==> flow/design.v <==
`timescale 1ns / 1ps
module block_controller(
	input clk,  
	input bright,
	input rst,
	input up, input down, input left, input right,
	input [9:0] hCount, vCount,
	output reg [11:0] rgb_out,
	output reg [11:0] background,
	output reg [9:0] xpos, ypos
   );
	wire block_fill;
	wire pipe_fill;
	reg start;  
	reg outOfBounds;
	parameter RED   = 12'b1111_0000_0000;
	parameter GREEN = 12'b0000_1111_0000;
	parameter YELLOW = 12'b1111_1111_0000;
	always@ (*) begin
    	if(~bright )	 
			rgb_out = 12'b0000_0000_0000;
		else if (block_fill) 
			rgb_out = RED; 
		else	
			rgb_out=background;
	end
	assign block_fill=vCount>=(ypos-5) && vCount<=(ypos+5) && hCount>=(xpos-5) && hCount<=(xpos+5);
	always@(posedge clk, posedge rst) 
	begin
		if(rst)
		begin 
			start<=0;
			xpos<=450;
			ypos<=250;
		end
		else if (clk) begin
			if(up) begin
			    if(ypos>=70)
				    ypos<=ypos-2;
				start<=1;
			end
		    else if (start)begin
		      ypos<=ypos+3;
		      if(ypos>=514)
		          ypos<=514;
		    end
		end
	end
	always@(posedge clk, posedge rst) begin
		if(rst)
			background <= 12'b1111_1111_1111;	     
		else 
			if(right)
				background <= 12'b1111_1111_0000;
			else if(left)
				background <= 12'b0000_1111_1111;
			else if(down)
				background <= 12'b0000_1111_0000;
			else if(up)
				background <= 12'b0000_0000_1111;
	end
endmodule
From RTL to reports: block_controller
What the tools print for block_controller, step after step.
Line numbers count from 1 in the design file above.
Library cell names are shortened.
The mark n/a stands for no value.
Design
  top module: block_controller
  clock input: clk
  cell library: sky130hd
  timing corner: tt_025C_1v80

Elaborated design
Counts by Yosys on the flattened word-level netlist (proc, flatten, opt, wreduce; memories kept). Register bits leave out memories and registers merged into their read ports (data or address). Print and check cells are left out. Cells with the same type and inputs are merged into one.
Bit counts
  bits in latches: 0
  memory bits (writable): 0
  memory cells: 0
  input port bits: 27
  register bits: 23
  word width x clocked read ports: 0
  memory bits (read-only): 0
  output and inout port bits: 44
Operators by class
  multiply operators: 0
  shifts and indexed selects: 0
  bitwise operators: 0
  multiplexer cells: 10
  eq/ne operators: 1
  order comparisons: 6
  div/mod/pow operators: 0
  reduce/logical cells: 6
  add/sub/neg operators: 4
Operator list (number)
  2-to-1 mux 12 bit: 6
  2-to-1 mux 10 bit: 4
  >= comparator 10 x 32 -> 1 bit: 1
  less-or-equal comparator 10 x 11 -> 1 bit: 1
  adder 10 x 3 -> 11 bit with constant B: 1
  subtractor 10 x 3 -> 11 bit with constant B: 1
  >= comparator 10 bit with constant B: 1
  adder 10 x 2 -> 10 bit with constant B: 1
  subtractor 10 x 2 -> 10 bit with constant B: 1
  >= comparator 10 x 7 -> 1 bit with constant B: 1
  >= comparator 10 x 9 -> 1 bit with constant B: 1
  less-or-equal comparator 10 x 9 -> 1 bit with constant B: 1
  nonzero test 4 bit: 1
  logical AND 1 bit: 3
  != test 2 x 1 -> 1 bit with constant B: 1
  AND reduction 2 bit: 1
  nonzero test 2 bit: 1

Longest topological paths
Yosys ltp: most cells in a row. Word level: on the elaborated netlist, between registers, memories and ports. Mapped: between sequential cells and ports; inverters and the memories' decode and read muxes count.
Logic depth
  depth in word-level cells: 7
  ABC_AREA: 0
  depth in mapped cells: 13

Synthesis result
The flow's flattened synthesis, as Yosys stat reports it; memories are mapped. The netlist is that of the ABC_AREA named above (0 if unset); the other value can give another one.
The area totals of this step are shown rounded.
Cell types
  ha_1: number 26, total area 325.312 µm²
  dfstp_2: number 9, total area 236.477 µm²
  buf_4: number 29, total area 217.709 µm²
  dfrtp_1: number 5, total area 125.12 µm²
  xnor2_1: number 11, total area 96.342 µm²
  nand2_1: number 21, total area 78.826 µm²
  o21ai_0: number 15, total area 75.072 µm²
  nor2_1: number 19, total area 71.318 µm²
  a21oi_1: number 13, total area 65.062 µm²
  xor2_1: number 5, total area 43.792 µm²
  inv_1: number 10, total area 37.536 µm²
  nand3_1: number 7, total area 35.034 µm²
  nor3_1: number 7, total area 35.034 µm²
  nand4_1: number 5, total area 31.28 µm²
  a211oi_1: number 4, total area 30.029 µm²
  o211ai_1: number 4, total area 30.029 µm²
  o31ai_1: number 4, total area 30.029 µm²
  clkbuf_1: number 7, total area 26.275 µm²
Other cell types: 41; their cells: 56.
Synthesis totals
  area of sequential cells: 0.0003616 mm²
  flip-flops: 14
  standard cells after synthesis: 257
  chip area (Yosys): 0.002058 mm²

Path before layout
Source: OpenSTA report_checks on the synthesized netlist (no wires, ideal clock, input and output delay 20% of the period each), path of least setup slack; recovery checks are left aside. Register names are those of the netlist, which keeps one name where synthesis merged equal registers.
Timing path after synthesis
  path kind: flip-flop to output port
  start point: register ypos[1]
  end point: output rgb_out[1]
  stages: 12
  launch time at the first pin: 0 ps
  period: 4390 ps
  delay of the path: 3246 ps
  required time: 3512 ps
  arrival: 3246 ps
  path slack: 266 ps
  path buffers: 1
  synthesis period reached: 4124 ps
"delay of the path" = arrival - input delay + setup time.
A path that ends at an output port has no setup time.
"stages": output pins that drive a net of the path, with the launching flip-flop's if there is one; two outputs of one cell count as two.
"synthesis period reached" = period - worst setup slack (recovery checks aside). The figure is calculated, with input and output delays left at 20% of the set period.
The rows between start and end are the longest chain of elaborated cells between them; the timing report does not say that the signal goes this way. Where chains are equally long, one stands for them.
A line is the first line of the expression or statement that the cell stems from. Yosys adds cells for indexed reads and writes and turns some case tables into memories.
At most two assigning lines are given for a register; there are more.
Between the ends, after synthesis
  path through: dfstp_2 > inv_1 > ha_1 > a21oi_1 > nand2_1 > nor3_1 > xnor2_1 > ha_1 > a2111oi_0 > a211oi_1 > a21oi_1 > buf_4
  length of the longest elaborated chain: 7
  elaborated cells on any way between the ends: 9
  RTL lines with such cells: 3
  those cells by class: add/sub (2); compare (2); mux (2); reduce/logical (3)
Ends and longest elaborated chain, after synthesis
  start, declared: RTL line 10  | output reg [9:0] xpos, ypos
  start, assigned: RTL line 39  | ypos<=ypos-2;
  start, assigned: RTL line 43  | ypos<=ypos+3;
  subtractor 10 x 3 -> 11 bit: RTL line 27  | assign block_fill=vCount>=(ypos-5) && vCount<=(ypos+5) && hCount>=(xpos-5) && hCount<=(xpos+5);
  >= comparator 10 x 32 -> 1 bit: RTL line 27
  logical AND 1 bit (3 in a row): RTL line 27
  2-to-1 mux 12 bit: RTL line 22  | else if (block_fill)
  2-to-1 mux 12 bit: RTL line 20  | if(~bright )
  end, declared: RTL line 8  | output reg [11:0] rgb_out,

Timing after layout
Path of least setup slack in the final report of flow run A (OpenROAD, finished layout, wires in). Where an end is a register, its clock arrival counts in the times.
The report prints the path's times to 10 ps; the period is as set.
Timing path after layout
  path kind: input port to output port
  start point: input vCount[5]
  end point: output rgb_out[9]
  arrival: 3140 ps
  period: 4910 ps
  path slack: 790 ps
  path buffers: 2
  stages: 8
  launch time at the first pin: 980 ps
  required time: 3930 ps
The rows between start and end are the longest chain of elaborated cells between them; the timing report does not say that the signal goes this way. Where chains are equally long, one stands for them.
Between the ends, after layout
  path through: clkdlybuf4s50_1 > ha_1 > nand4_1 > a211oi_2 > a211oi_1 > or4_4 > a32o_2 > clkbuf_2
  length of the longest elaborated chain: 6
  elaborated cells on any way between the ends: 7
  RTL lines with such cells: 3
  those cells by class: compare (2); mux (2); reduce/logical (3)
Ends and longest elaborated chain, after layout
  start, declared: RTL line 7  | input [9:0] hCount, vCount,
  >= comparator 10 x 32 -> 1 bit: RTL line 27  | assign block_fill=vCount>=(ypos-5) && vCount<=(ypos+5) && hCount>=(xpos-5) && hCount<=(xpos+5);
  logical AND 1 bit (3 in a row): RTL line 27
  2-to-1 mux 12 bit: RTL line 22  | else if (block_fill)
  2-to-1 mux 12 bit: RTL line 20  | if(~bright )
  end, declared: RTL line 8  | output reg [11:0] rgb_out,

Subject: block_controller on sky130hd, stored results

Hello all,

Settings and measured results of 2 stored flow runs for module block_controller (sky130hd), not sorted in any way. The constraints put input and output delay at 20% of the set period each and load the outputs with 0.01 pF.
"achieved clock period": clock period set for the run, less the worst setup slack. It is reckoned from that one timing run; input and output delays stay at 20% of the period that was set.
"worst setup path time" means the part of the period allowed to the worst setup path (the constraints hold back 20% at inputs and 20% at outputs) less its slack; where the path has registers, the arrival times of their clocks count too.
"worst setup path time" is known to 10 ps.
Measured values are rounded.
[flow run A] settings: period_ns=4.91, SETUP_SLACK_MARGIN=0.75, CAP_MARGIN=20, CORE_MARGIN=2, CORE_UTILIZATION=40, SLEW_MARGIN=20
[flow run A] result: chip area after synthesis (Yosys) 0.002058 mm², die area 0.005735 mm², standard-cell area of the final layout 0.002912 mm², utilization 0.577, worst setup slack after layout 786 ps, total negative slack 0 ps, worst hold slack 541 ps, achieved clock period 4124 ps, worst setup path time 2160 ps, worst setup path kind input port to output port
[flow run B] settings: period_ns=7.37, CORE_UTILIZATION=34, PLACE_DENSITY_LB_ADDON=0.22, TNS_END_PERCENT=75, ABC_AREA=0, GPL_TIMING_DRIVEN=1, CTS_CLUSTER_SIZE=59, CTS_CLUSTER_DIAMETER=340, MIN_ROUTING_LAYER=met1, MAX_ROUTING_LAYER=met4, CAP_MARGIN=20, CORE_MARGIN=2, SLEW_MARGIN=20
[flow run B] result: chip area after synthesis (Yosys) 0.002058 mm², die area 0.006692 mm², standard-cell area of the final layout 0.00257 mm², utilization 0.437, worst setup slack after layout 1830 ps, total negative slack 0 ps, worst hold slack 544 ps, achieved clock period 5540 ps, worst setup path time 4070 ps, worst setup path kind flip-flop to output port

Thanks
