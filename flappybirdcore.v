==> flow/design.v <==
module flappybirdcore(clk, reset, start, flap, tick, bird_y, pipe1_x, pipe1_gap, pipe2_x, pipe2_gap, score, hit, q_I, q_flap, q_hitrest, q_hit);
	input clk, reset, start, flap, tick; 
	output reg [9:0] bird_y, pipe1_x, pipe1_gap, pipe2_x, pipe2_gap;	
    output reg [7:0] score;
    output reg hit;
	output q_I, q_flap, q_hitrest, q_hit;
	reg [3:0] state;
	assign {q_hit, q_hitrest, q_flap, q_I} = state;
	localparam 	
	I = 4'b0001, 
    FLAP = 4'b0010, 
    HITREST = 4'b0100, 
    HIT = 4'b1000;
    reg pipe1_scored, pipe2_scored;
    localparam PIPE_SPEED = 2;
    localparam SCREEN_WIDTH = 640;
    localparam BIRD_X = 320;  
    localparam PIPE_WIDTH = 40;
    localparam GAP_HEIGHT = 120;     
    localparam GROUND_Y = 460;  
    localparam BIRD_WIDTH  = 20;
    localparam BIRD_HEIGHT = 20;
    integer birdleft, birdright;
    integer pipeleft1, pipeleft2;
    integer piperight1, piperight2;
    integer bottomofgap1, bottomofgap2;
    integer topofgap1, topofgap2;
	always @ (posedge clk, posedge reset)
	begin 
		if(reset) 
		  begin
			state <= I;
            bird_y <= 240;  
            pipe1_x <= 500;  
            pipe1_gap <= 150;  
            pipe2_x <= 800;  
            pipe2_gap <= 180;  
            score <= 0;
            pipe1_scored <= 0;
            pipe2_scored <= 0;
            hit <= 0;
		  end
		else if (tick) 
            begin  
				case(state)	
					I: begin
                        hit<= 0;
						if (start) begin 
                            state <= FLAP;
                        end 
					end	
					FLAP: begin
                       if(flap)
                            bird_y <= bird_y - 20;
                        else
                            bird_y <= bird_y + 2;  
                        if(bird_y < 0)
                            bird_y <= 10;  
                        pipe1_x <= pipe1_x - PIPE_SPEED;
                        pipe2_x <= pipe2_x - PIPE_SPEED;
                        if(pipe1_x + PIPE_WIDTH < 0) 
                            begin 
                                pipe1_x <= SCREEN_WIDTH + 50;  
                                pipe1_gap <= 150;  
                                pipe1_scored <= 0;
                            end 
                        if(pipe2_x + PIPE_WIDTH < 0) 
                            begin 
                                pipe2_x <= SCREEN_WIDTH + 50; 
                                pipe2_gap <= 150; 
                                pipe2_scored <= 0;
                            end 
                        if(!pipe1_scored && (pipe1_x + PIPE_WIDTH < BIRD_X))
                            begin 
                                score <= score + 1;  
                                pipe1_scored <= 1;
                            end 
                        if(!pipe2_scored && (pipe2_x + PIPE_WIDTH < BIRD_X))
                            begin 
                                score <= score + 1;
                                pipe2_scored <= 1;
                            end
                        birdleft = BIRD_X;
                        birdright = BIRD_X + BIRD_WIDTH;
                        pipeleft1 = pipe1_x;
                        pipeleft2 = pipe2_x;
                        piperight1 = pipe1_x + PIPE_WIDTH;
                        piperight2 = pipe2_x + PIPE_WIDTH;
                        bottomofgap1 = pipe1_gap;
                        topofgap1 = pipe1_gap + GAP_HEIGHT;
                        bottomofgap2 = pipe2_gap;
                        topofgap2 = pipe2_gap + GAP_HEIGHT;
                        if((birdright >= pipeleft1) && (birdleft <= piperight1))
                            begin
                                if(!((bird_y >= bottomofgap1) && (bird_y + BIRD_HEIGHT <= topofgap1)))
                                    begin
                                        hit<= 1;
                                    end
                            end
                        if((birdright >= pipeleft2) && (birdleft <= piperight2))
                            begin
                                if(!((bird_y >= bottomofgap2) && (bird_y + BIRD_HEIGHT <= topofgap2)))
                                    begin
                                        hit<= 1;
                                    end
                            end
                        if(bird_y + BIRD_HEIGHT >= GROUND_Y)
                            begin 
                                hit <=1;
                            end
                        if(hit)
                        begin
                            state <= HITREST;
                        end
                    end    
                    HITREST: begin 
                        bird_y <= bird_y + 3;  
                        if(bird_y + BIRD_HEIGHT >= GROUND_Y)
                            begin 
                                bird_y <= GROUND_Y - BIRD_HEIGHT;
                                state <= HIT;
                            end
                    end
                    HIT: begin 
                        if(start)
                            begin
                                state <= I;
                                bird_y <= 240; 
                                pipe1_x <= 500; 
                                pipe1_gap <= 150; 
                                pipe2_x <= 800; 
                                pipe2_gap <= 180; 
                                score <= 0;
                                pipe1_scored <= 0;
                                pipe2_scored <= 0;
                                hit <= 0;
                            end
                    end
                endcase
            end							  
    end 
endmodule
* Step by step through the tools: flappybirdcore
What the tools print for flappybirdcore, step after step.
Lines are those of the file above, counted from 1.
Operators carry their Yosys type and port widths (W data, S select, Z words).
Cell names lack the library's common part.
Not given: -
- Top module :: flappybirdcore
- Clock port :: clk
- Standard-cell library :: sky130hd
- Corner :: tt_025C_1v80

* Elaborated design
Counts by Yosys on the flattened word-level netlist (proc, flatten, opt, wreduce; memories kept). Register bits leave out memories and registers merged into their read ports (data or address). Print and check cells are left out. Cells with the same type and inputs are merged into one.
- Bits in registers :: 65
- Latch bits :: 0
- Memory bits (writable) :: 0
- Bits in read-only memories :: 0
- Word width x clocked read ports :: 0
- Memory cells :: 0
- Input port bits :: 5
- Output and inout port bits :: 63
- Word-level cells :: 108
- Add/sub/neg operators :: 11
- Multipliers :: 0
- Divide/modulo/power cells :: 0
- $lt $le $gt $ge :: 14
- Equality and inequality tests :: 13
- Shifts and indexed selects :: 0
- Multiplexer cells :: 39
- Bitwise operators :: 0
- Reduce/logical cells :: 21
** Operators by type and width (count)
- $mux W10 :: 12
- $pmux W10 S2 :: 4
- $lt A32 B1 Y1 const B :: 2
- $le A32 B11 Y1 :: 2
- $lt A32 B9 Y1 const B :: 2
- $pmux W10 S3 :: 1
- $mux W8 :: 3
- $add A10 B6 Y11 const B :: 2
- $add A10 B7 Y11 const B :: 2
- $le A9 B11 Y1 const A :: 2
- $ge A10 B10 Y1 :: 2
- $add A10 B2 Y10 const B :: 2
- $sub A10 B2 Y10 const B :: 2
- $reduce_and A4 Y1 :: 5
- $ge A9 B10 Y1 const A :: 2
- $pmux W8 S2 :: 1
- $pmux W4 S4 :: 1
- $mux W4 :: 4
- $ne A2 B2 Y1 const B :: 6
- $add A10 B5 Y11 const B :: 1
- $ge A11 B9 Y1 const B :: 1
- $lt A10 B1 Y1 const B :: 1
- $sub A10 B5 Y10 const B :: 1
- $mux W1 :: 10
- $ne A3 B3 Y1 const B :: 3
- $reduce_and A3 Y1 :: 3
- $add A8 B1 Y8 const B :: 1
- $logic_and A1 B1 Y1 :: 6
Other operator kinds: 11; their cells: 14.

* Longest topological paths
Yosys ltp: most cells in a row. Word level: on the elaborated netlist, between registers, memories and ports. Mapped: between sequential cells and ports; inverters and the memories' decode and read muxes count.
- Depth in word-level cells :: 9
- ABC_AREA :: 0
- Gate-level depth with buffers :: 9
- Depth with buffers taken out :: 8

* Mapped cells and area
Yosys stat after the flow's synthesis: flattened, memories mapped to cells. It holds for the ABC_AREA given above (unset counts as 0); a run with the other value may have another netlist.
Totals and module areas in this step are rounded.
** Cells by type
- dfrtp_1 :: count 29, total area 725.696 µm²
- dfstp_2 :: count 14, total area 367.853 µm²
- ha_1 :: count 20, total area 250.24 µm²
- buf_4 :: count 26, total area 195.187 µm²
- nand2_1 :: count 44, total area 165.158 µm²
- o21ai_0 :: count 28, total area 140.134 µm²
- nor2_1 :: count 34, total area 127.622 µm²
- xor2_1 :: count 12, total area 105.101 µm²
- xnor2_1 :: count 11, total area 96.342 µm²
- a21oi_1 :: count 18, total area 90.086 µm²
- inv_1 :: count 20, total area 75.072 µm²
- nand2b_1 :: count 11, total area 68.816 µm²
- nand3b_1 :: count 9, total area 67.565 µm²
- nand3_1 :: count 13, total area 65.062 µm²
- buf_2 :: count 12, total area 60.058 µm²
- mux2i_1 :: count 6, total area 60.058 µm²
- and3_1 :: count 9, total area 56.304 µm²
- o211ai_1 :: count 7, total area 52.55 µm²
Not listed: further types 68, cells in them 142.
- Cell count :: 465
- Synthesis area :: 3923 µm²
- Area of sequential cells :: 1094 µm²
- Flip-flops :: 43
- Buffer cells :: 50

* Timing after synthesis
Path of least setup slack by OpenSTA after synthesis, without wires, with an ideal clock, recovery checks aside; 20% of the period is set as input and as output delay. Where synthesis merged equal registers, the netlist keeps one of their names.
- Kind :: input port to flip-flop
- Start :: input start
- End :: register pipe1_x[9]
- Clock period :: 4.61 ns
- Input delay :: 0.922 ns
- Library setup time :: 0.132 ns
- Launch time at the first pin :: 0.922 ns
- Arrival :: 2.127 ns
- Data required time :: 4.478 ns
- Slack :: 2.351 ns
- Delay of the path :: 1.337 ns
- Stages on the path :: 7
- Path buffers :: 1
- Synthesis period reached :: 2.259 ns
"delay of the path" = arrival - input delay + setup time.
"stages on the path": output pins that drive a net of the path, with the launching flip-flop's if there is one; two outputs of one cell count as two.
"synthesis period reached" = period - worst setup slack (recovery checks aside). The figure is calculated, with input and output delays left at 20% of the set period.
The rows between start and end are the longest chain of elaborated cells between them; the timing report does not say that the signal goes this way. Where chains are equally long, one stands for them.
Each line given opens the expression or statement behind the cell; cells for indexed reads and writes are added by Yosys, which also makes memories of some case tables.
A register here has more assigning lines than the two given.
- Cells stage by stage :: and3b_1 o211a_4 buf_6 nand3_4 or4b_4 xor2_1 nor2_1
- Cells in the longest elaborated chain :: 2
- Elaborated cells between the ends (all ways) :: 4
- Source lines of those cells :: 2
- Those cells by class :: eq/ne (1); mux (2); reduce/logical (1)
** RTL lines, path after synthesis
- from (decl) :: line 2 : input clk, reset, start, flap, tick;
- $mux W10 :: line 125 : if(start)
- $pmux W10 S2 :: line 45 : case(state)
- to (assign) :: line 59 : pipe1_x <= pipe1_x - PIPE_SPEED;
- to (assign) :: line 63 : pipe1_x <= SCREEN_WIDTH + 50;
- to (decl) :: line 3 : output reg [9:0] bird_y, pipe1_x, pipe1_gap, pipe2_x, pipe2_gap;

* Worst path after layout
From the final timing report of record 1: the path of least setup slack in the routed layout; clock arrival at registers is part of the times.
- Kind :: flip-flop to flip-flop
- Start :: register bird_y[2]
- End :: register bird_y[5]
- Clock period :: 2.66 ns
- Library setup time :: 0.06 ns
- Launch time at the first pin :: 0.30 ns
- Arrival :: 2.70 ns
- Data required time :: 2.91 ns
- Slack :: 0.22 ns
- Stages on the path :: 8
- Path buffers :: 0
The rows between start and end are the longest chain of elaborated cells between them; the timing report does not say that the signal goes this way. Where chains are equally long, one stands for them.
A register here has more assigning lines than the two given.
- Cells stage by stage :: dfrtp_1 ha_1 o2111ai_1 xor2_1 nor3_2 a21oi_2 nand2_1 o221a_1
- Cells in the longest elaborated chain :: 4
- Elaborated cells between the ends (all ways) :: 10
- Those cells by class :: add/sub (4); compare (2); mux (4)
** RTL lines, path after layout
- from (decl) :: line 3 : output reg [9:0] bird_y, pipe1_x, pipe1_gap, pipe2_x, pipe2_gap;
- from (assign) :: line 54 : bird_y <= bird_y - 20;
- from (assign) :: line 56 : bird_y <= bird_y + 2;
- $add A10 B5 Y11 :: line 118 : if(bird_y + BIRD_HEIGHT >= GROUND_Y)
- $ge A11 B9 Y1 :: line 118
- $mux W10 :: line 118
- $pmux W10 S3 :: line 45 : case(state)
- to (assign) :: line 54
- to (assign) :: line 56
- to (decl) :: line 3

Wiki page: flappybirdcore / flow data

Settings and measured results of 2 stored flow runs for module flappybirdcore (sky130hd), not sorted in any way. The constraints put input and output delay at 20% of the set period each and load the outputs with 0.01 pF.
"achieved clock period": clock period set for the run, less the worst setup slack. It is reckoned from that one timing run; input and output delays stay at 20% of the period that was set.
"power consumption" rests on the timing tool's default activity at the inputs, not on a simulated workload.
Results are given in rounded form.

** Record 1
- Settings :: period_ns=2.66; CORE_UTILIZATION=38; CAP_MARGIN=20; CORE_MARGIN=2; SLEW_MARGIN=20
- Utilization :: 44.7%
- Final setup TNS :: 0.000 ns
- Die footprint :: 11,150 µm²
- Achieved clock period :: 2.445 ns
- Chip area in the Yosys report :: 3,923 µm²
- Power consumption :: 5,451 uW
- Setup slack of the worst path :: 0.215 ns
- Standard-cell area after routing :: 4,554 µm²

** Record 2
- Settings :: period_ns=3.51; CORE_UTILIZATION=58; PLACE_DENSITY_LB_ADDON=0.3; CORE_ASPECT_RATIO=1.05; CORE_MARGIN=7; CELL_PAD_IN_SITES_DETAIL_PLACEMENT=2; TNS_END_PERCENT=60; CTS_CLUSTER_SIZE=58; CAP_MARGIN=15; SLEW_MARGIN=35
- Outcome :: stopped before the end: placement reported DPL-0033
